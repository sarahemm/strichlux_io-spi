==> flow/design.v <==
module ClockDivider #(parameter DIVISOR_WIDTH=32)
					 (clk_in, clken_out, clk_divisor);
	input						clk_in;
	output reg 					clken_out;
	input	[DIVISOR_WIDTH-1:0] clk_divisor;
	reg 	[DIVISOR_WIDTH-1:0]	clk_accumulator;
	initial begin
		clk_accumulator <= 1'b0;
	end
	always @(negedge clk_in) begin
		clk_accumulator <= clk_accumulator + 1'b1;
		if(clk_accumulator > clk_divisor) clk_accumulator <= 1'b0;
		if(clk_accumulator == clk_divisor) begin
			clken_out <= 1'b1;
			clk_accumulator <= 1'b0;
		end else begin
			clken_out <= 1'b0;
		end
	end
endmodule
module IOSPITXInterface(clk_in, n_reset, divisor, tx_go, tx_done,
						spi_sclk, spi_miso, spi_mosi,
						tx_buffer, rx_buffer);
	input				clk_in;
	input				n_reset;
	input		[11:0]	divisor;
	input				tx_go;
	output reg			tx_done;
	output reg			spi_sclk;
	input				spi_miso;
	output reg			spi_mosi;
	output reg	[7:0]	rx_buffer;
	input		[7:0]	tx_buffer;
	reg			[3:0]	bit_nbr;
	wire				spi_sclk_en;
	ClockDivider #(12) spi_clkdiv(clk_in, spi_sclk_en, divisor);
	initial begin
		tx_done			<= 1'b0;
		bit_nbr			<= 1'b0;
		spi_mosi		<= 1'b0;
		spi_sclk		<= 1'b0;
	end
	always @ (posedge clk_in) begin
		if(n_reset == 1'b0) begin
			tx_done			<= 1'b0;
			bit_nbr			<= 1'b0;
			spi_mosi		<= 1'b0;
			spi_sclk		<= 1'b0;
		end
		if(!tx_go) spi_sclk <= 1'b0;
		if(tx_done && !tx_go) tx_done <= 1'b0;
		if(tx_go && !tx_done) begin
			if(spi_sclk_en) begin
				if(!spi_sclk && bit_nbr > 0) begin
					spi_sclk	<= 1'b1;
					rx_buffer[8-bit_nbr] <= spi_miso;
				end else begin
					if(bit_nbr > 0) spi_sclk <= 1'b0;
					bit_nbr		 <= bit_nbr + 1;
					spi_mosi	 <= tx_buffer[7-bit_nbr];
					if(bit_nbr == 8) begin
						tx_done	 <= 1'b1;
						spi_sclk <= 1'b0;
						spi_mosi <= 1'b0;
						bit_nbr  <= 1'b0;
					end
				end
			end
		end
	end
endmodule
-- Step by step through the tools: IOSPITXInterface
What the tools print for IOSPITXInterface, step after step.
Line numbers count from 1 in the design file above.
Library cell names are shortened.
A cell with - has no value.
- top: IOSPITXInterface
- clock: clk_in
- library: sky130hd
- corner: tt_025C_1v80

-- Word-level counts
Source: Yosys, flattened and elaborated, memories not mapped. Widths are those after wreduce. Registers that Yosys merges into a memory's read port (data or address) are not register bits. Print and check cells do not count. Equal cells are merged and count once.
- elaborated cells: 54
- input bits: 24
- noted bits in registers: 28
- output and inout port bits at 11
- muxes and demuxes: 24
- noted order comparisons: 2
- bitwise gates (word level) at 3
- reduce/logical cells at 8
- equality and inequality tests: 2
- shifts and indexed selects at 3
- noted $add $sub $neg: 5
- operators by type and width (kind ; count):
    variable shift 1 x 33 -> 8 bit ; 1
    variable shift 1 x 33 -> 8 bit with constant A ; 1
    negator 32 -> 33 bit ; 1
    two-way mux 4 bit ; 5
    two-way mux 1 bit ; 19
    adder 12 x 1 -> 12 bit with constant B ; 1
    > comparator 12 bit ; 1
    == test 12 bit ; 1
    variable part select 8 x 5 -> 1 bit ; 1
    bitwise AND 8 bit ; 1
    OR 8 bit ; 1
    NOT 8 bit ; 1
    subtractor 3 x 4 -> 5 bit with constant A ; 1
    subtractor 4 x 4 -> 5 bit with constant A ; 1
    adder 4 x 1 -> 4 bit with constant B ; 1
    > comparator 4 x 1 -> 1 bit with constant B ; 1
    == test 4 bit with constant B ; 1
    logical AND 1 bit ; 3
    logical NOT 1 bit ; 3
    AND reduction 3 bit ; 1
    OR reduction 2 bit ; 1

-- Depth
Longest topological path by Yosys (ltp), each cell counted once; first at word level (registers and memories cut), then after technology mapping (sequential cells cut; the memories' decode and read muxes count).
- depth in word-level cells: 7
- noted ABC_AREA: 0
- mapped depth: 13
- gate-level depth less buffers: 11

-- Synthesis result
The flow's flattened synthesis, as Yosys stat reports it; memories are mapped. The netlist is that of the ABC_AREA named above (0 if unset); the other value can give another one.
- cells by type (cell ; count ; total area (um2)):
    dfxtp_1 ; 20 ; 400.384
    ha_1 ; 21 ; 262.752
    edfxtp_1 ; 8 ; 240.23
    nor2_1 ; 26 ; 97.594
    mux2_1 ; 7 ; 78.826
    xnor2_1 ; 9 ; 78.826
    inv_1 ; 19 ; 71.318
    nand3_1 ; 10 ; 50.048
    mux4_2 ; 2 ; 45.043
    nand4_1 ; 7 ; 43.792
    xor2_1 ; 5 ; 43.792
    nand2_1 ; 11 ; 41.29
    o21ai_1 ; 8 ; 40.038
    nor3b_1 ; 5 ; 37.536
    and4bb_1 ; 2 ; 25.024
    nor2b_1 ; 4 ; 25.024
    a21o_1 ; 3 ; 22.522
    a21oi_1 ; 4 ; 20.019
Not listed: further types 28, cells in them 53.
- sequential part of the area at 640.6 um2
- cell area after synthesis: 1981.9 um2
- buffer cells: 10
- mapped flip-flops at 28
- noted cell count: 224
By module: a second synthesis without flattening, with its own total; a netlist apart from the flattened one above.
- cells (unflattened synthesis) at 210
- area total of the unflattened synthesis: 2037.0 um2
Each row is one instance without its submodules.
- by module (module ; seq. area (um2) ; cells ; instances ; area (um2)):
    IOSPITXInterface ; 380.4 ; 112 ; 1 ; 1157.4
    ClockDivider (DIVISOR_WIDTH=12) ; 260.2 ; 98 ; 1 ; 879.6

Hand-over note for IOSPITXInterface

2 stored runs of IOSPITXInterface in the flow (synthesis by Yosys, layout by OpenROAD, sky130hd cells), in arbitrary order. Constraints: input delay and output delay 20% of the set period each, output load 0.01 pF.
"total power of the final layout" rests on the timing tool's default activity at the inputs, not on a simulated workload.

Run 1
Settings were period_ns = 5.08; CORE_UTILIZATION = 21; SETUP_SLACK_MARGIN = -0.4; PLACE_DENSITY = 0.91; CORE_MARGIN = 2; CELL_PAD_IN_SITES_GLOBAL_PLACEMENT = 2; CELL_PAD_IN_SITES_DETAIL_PLACEMENT = 2; TNS_END_PERCENT = 60; GPL_TIMING_DRIVEN = 0; MIN_ROUTING_LAYER = met1; CAP_MARGIN = 20; SLEW_MARGIN = 20
- synthesized cell area at 1981.9 um2
- area inside the die boundary at 10230.3 um2
- std-cell area (final layout) at 2553.7 um2
- noted the final design utilization: 27.8%
- lowest setup slack: -0.173 ns
- noted the sum of negative setup slack: -1.432 ns
- noted the worst-case hold slack: 0.489 ns
- total power of the final layout at 619 uW

Run 2
Settings were period_ns = 7.14; CORE_UTILIZATION = 55; PLACE_DENSITY_LB_ADDON = 0.11; CORE_MARGIN = 4; CELL_PAD_IN_SITES_GLOBAL_PLACEMENT = 3; GPL_TIMING_DRIVEN = 1; CAP_MARGIN = 30; MAX_ROUTING_LAYER = met5; SLEW_MARGIN = 20
- not finished: placement ended with error FLW-0024

End of note.
