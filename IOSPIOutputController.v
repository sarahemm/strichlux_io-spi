==> flow/design.v <==
module IOSPIOutputController(clk_in, n_reset, divisor, tx_go, tx_done,
							 spi_n_ss_core, spi_n_ss_intf,
						     tx_buffer, rx_buffer);
	input				clk_in;
	input				n_reset;
	output reg	[11:0]	divisor;
	output reg			tx_go;
	input				tx_done;
	output reg			spi_n_ss_core;
	output reg			spi_n_ss_intf;
	output reg	[7:0]	tx_buffer;
	input		[7:0]	rx_buffer;
	reg			[3:0]	state;
	reg			[3:0]	next_state;
	reg			[12:0]	next_channel;
	reg			[32:0]	startup_delay;
	reg			[7:0]	data_to_output;
	initial begin
		next_channel	<= 8'b00000000;
		tx_go			<= 1'b0;
		state			<= 4'b0000;
		divisor			<= 12'b000000101000;
		spi_n_ss_core	<= 1'b1;
		spi_n_ss_intf	<= 1'b1;
		startup_delay   <= 1'b0;
	end
	always @ (negedge clk_in) begin
		if(n_reset == 1'b0) begin
			tx_go			<= 1'b0;
			next_channel	<= 8'b00000000;
			state 			<= 4'b0000;
			divisor			<= 12'b000000101000;
			spi_n_ss_core	<= 1'b1;
			spi_n_ss_intf	<= 1'b1;
			startup_delay   <= 1'b0;
		end
		case (state)
			4'b0000: begin
				divisor		  <= 12'b000000101000;
				spi_n_ss_core <= 1'b1;
				next_channel  <= 1'b1;
				startup_delay <= startup_delay + 32'd1;
				if(startup_delay > 32'd148) begin
					spi_n_ss_intf <= 1'b0;
				end else begin
					spi_n_ss_intf <= 1'b1;
				end
				if(startup_delay == 32'd150) begin
					state <= 4'b0010;
				end
			end
			4'b0001: begin
				tx_buffer[6:0] 	<= data_to_output[7:1];
				tx_buffer[7]	<= 1'b1;
				next_channel 	<= next_channel + 1;
				tx_go		 	<= 1'b1;
				if(next_channel + 1 < 480) begin
					next_state		<= 4'b1000;
				end else begin
					next_state		<= 4'b0010;
					next_channel	<= 1'b0;
				end
				state		 <= 4'b1111;
			end
			4'b0010: begin
				next_channel <= next_channel + 1;
				tx_buffer <= 8'b00000000;
				tx_go     <= 1'b1;
				state	  <= 4'b0011;
			end
			4'b0011: begin
				if(tx_done == 1'b1) begin
					tx_go <= 1'b0;
					if(next_channel < 5) begin
						state <= 4'b0010;
					end else begin
						next_channel <= 0;
						state <= 4'b0100;
					end
				end
			end
			4'b0100: begin
				spi_n_ss_intf     <= 1'b1;
				next_channel      <= next_channel + 1;
				if(next_channel > 4000) begin
					next_channel  <= 0;
					divisor		  <= 12'b000000000001;
					spi_n_ss_core <= 1'b0;
					state 		  <= 4'b0101;
				end
			end
			4'b0101: begin
				tx_buffer	<= 8'b00000111;
				tx_go		<= 1'b1;
				next_state	<= 4'b0110;
				state		<= 4'b1111;
			end
			4'b0110: begin
				tx_buffer	<= 8'b00000000;
				tx_go		<= 1'b1;
				next_state	<= 4'b0111;
				state		<= 4'b1111;
			end
			4'b0111: begin
				spi_n_ss_core 	<= 1'b1;
				state		  	<= 4'b1000;
			end
			4'b1000: begin
				spi_n_ss_intf	<= 1'b1;
				state			<= 4'b1001;
			end
			4'b1001: begin
				tx_buffer		<= 8'b00000100;
				spi_n_ss_core 	<= 1'b0;
				tx_go			<= 1'b1;
				divisor			<= 12'b000000000001;
				next_state		<= 4'b1010;
				state			<= 4'b1111;
			end
			4'b1010: begin
				tx_buffer	<= 8'b00000000;
				tx_go		<= 1'b1;
				next_state	<= 4'b1011;
				state		<= 4'b1111;
			end
			4'b1011: begin
				data_to_output	<= rx_buffer;
				divisor			<= 12'b000000101000;
				spi_n_ss_core	<= 1'b1;
				spi_n_ss_intf	<= 1'b0;
				state			<= 4'b0001;
			end
			4'b1111: begin
				if(tx_go == 1'b1) begin
					if(tx_done == 1'b1) begin
						tx_go <= 1'b0;
					end
				end else begin
					if(tx_done == 1'b0) begin
						state 		<= next_state;
						next_state	<= 2'b00;
					end
				end
			end
		endcase
	end
endmodule
# Tool chain data of IOSPIOutputController
# Tool output for the design above, in the order of the flow.
# Line numbers count from 1 in the design file above.
# Not given: n/a
# setup
top_module	IOSPIOutputController
clk_port	clk_in
cell_library	sky130hd
lib_corner	tt_025C_1v80

# Word level
# Counts by Yosys on the flattened word-level netlist (proc, flatten, opt, wreduce; memories kept). Register bits leave out memories and registers merged into their read ports (data or address). Print and check cells are left out. Cells with the same type and inputs are merged into one.
# word_totals
regBits	85
latchBits	0
ramBits	0
mem_bits_ro	0
clocked_rd_ports_x_width	0
memories	0
inputBits	11
wordCells	81
# op_classes
addsub	2
n_mul	0
n_div	0
cmp	4
equal	17
shift	0
mux	35
bitwise	0
n_reduce_logical	12
# ops
operator	n
33-bit two-way mux	2
13-bit case mux with 5-bit select	1
13-bit two-way mux	5
12-bit case mux with 3-bit select	1
4-bit case mux with 9-bit select	1
4-bit two-way mux	9
33-bit by 1-bit adder with 33-bit output (second input constant)	1
33-bit by 8-bit > comparator with 1-bit output (second input constant)	1
33-bit by 8-bit equality test with 1-bit output (second input constant)	1
32-bit by 9-bit < comparator with 1-bit output (second input constant)	1
7-bit case mux with 4-bit select	1
4-bit case mux with 6-bit select	1
12-bit two-way mux	2
4-bit equality test (second input constant)	5
4-bit by 3-bit equality test with 1-bit output (second input constant)	4
13-bit by 1-bit adder with 14-bit output (second input constant)	1
13-bit by 12-bit > comparator with 1-bit output (second input constant)	1
13-bit by 3-bit < comparator with 1-bit output (second input constant)	1
5-bit OR reduction	2
1-bit case mux with 3-bit select	3
4-bit by 2-bit equality test with 1-bit output (second input constant)	2
1-bit two-way mux	7
3-bit OR reduction	2
6-bit nonzero test	1
6-bit OR reduction	1
2-bit != test (second input constant)	2
2-bit OR reduction	2
4-bit by 1-bit equality test with 1-bit output (second input constant)	1
# Other operator kinds: 8; their cells: 8.

# Logic depth
# Longest topological path by Yosys (ltp), each cell counted once; first at word level (registers and memories cut), then after technology mapping (sequential cells cut; the memories' decode and read muxes count).
# depth
depth_word	4
ABC_AREA	0
depth_mapped	9
mapped_depth_nobuf	8

# Mapped cells and area
# Yosys stat after the flow's synthesis: flattened, memories mapped to cells. It holds for the ABC_AREA given above (unset counts as 0); a run with the other value may have another netlist.
# by_type
type	n	type_area_um2
sky130_fd_sc_hd__edfxtp_1	53	1.59E+03
sky130_fd_sc_hd__dfxtp_1	31	620.595
sky130_fd_sc_hd__nor2_1	56	210.202
sky130_fd_sc_hd__xor2_1	17	148.893
sky130_fd_sc_hd__o21ai_0	28	140.134
sky130_fd_sc_hd__and2_1	22	137.632
sky130_fd_sc_hd__nand3_1	24	120.115
sky130_fd_sc_hd__nand2_1	29	108.854
sky130_fd_sc_hd__a21oi_1	21	105.101
sky130_fd_sc_hd__nand4_1	14	87.584
sky130_fd_sc_hd__nor3b_2	7	87.584
sky130_fd_sc_hd__xnor2_1	9	78.826
sky130_fd_sc_hd__a21o_1	10	75.072
sky130_fd_sc_hd__nor3_1	15	75.072
sky130_fd_sc_hd__ha_1	5	62.56
sky130_fd_sc_hd__or3_1	10	62.56
sky130_fd_sc_hd__clkbuf_1	14	52.55
sky130_fd_sc_hd__buf_6	4	45.043
# Other cell types: 40; their cells: 94.
# synth_totals
mapped_cells	463
area_um2	4478.0
flip_flops	84
buf_cells	21

# IOSPIOutputController through Yosys and OpenROAD on sky130hd: 2 stored runs, unordered, with their settings and measured results. The constraints put input and output delay at 20% of the set period each and load the outputs with 0.01 pF.
# By "power_w" is meant OpenSTA's value without simulated activity: inputs other than the clock are taken to toggle once in ten clock periods, and the tool carries that through the logic.
# Settings: . = not set for that run.
stored run	period_ns	CORE_UTILIZATION	PLACE_DENSITY	HOLD_SLACK_MARGIN	CORE_ASPECT_RATIO	CORE_MARGIN	CTS_CLUSTER_SIZE	MIN_ROUTING_LAYER	MAX_ROUTING_LAYER	CAP_MARGIN	SLEW_MARGIN	SETUP_SLACK_MARGIN	PLACE_DENSITY_LB_ADDON	CELL_PAD_IN_SITES_DETAIL_PLACEMENT	TNS_END_PERCENT	GPL_TIMING_DRIVEN	yosys_chip_area_um2	power_w	final_util_pct	finish.stdcell_area_um2	fin_ws_ns	final_die_area_um2
job 1	6.14	34	0.61	0.09	1.88	10	87	met1	met5	20	20	.	.	.	.	.	4478.0	0.002439	43.2	5582.9	0.496	18391.7
job 2	4.22	61	.	.	.	2	36	.	met5	10	0	0.13	0.06	0	90	0	4478.0	0.003386	75.6	5427.7	0.157	8042.5
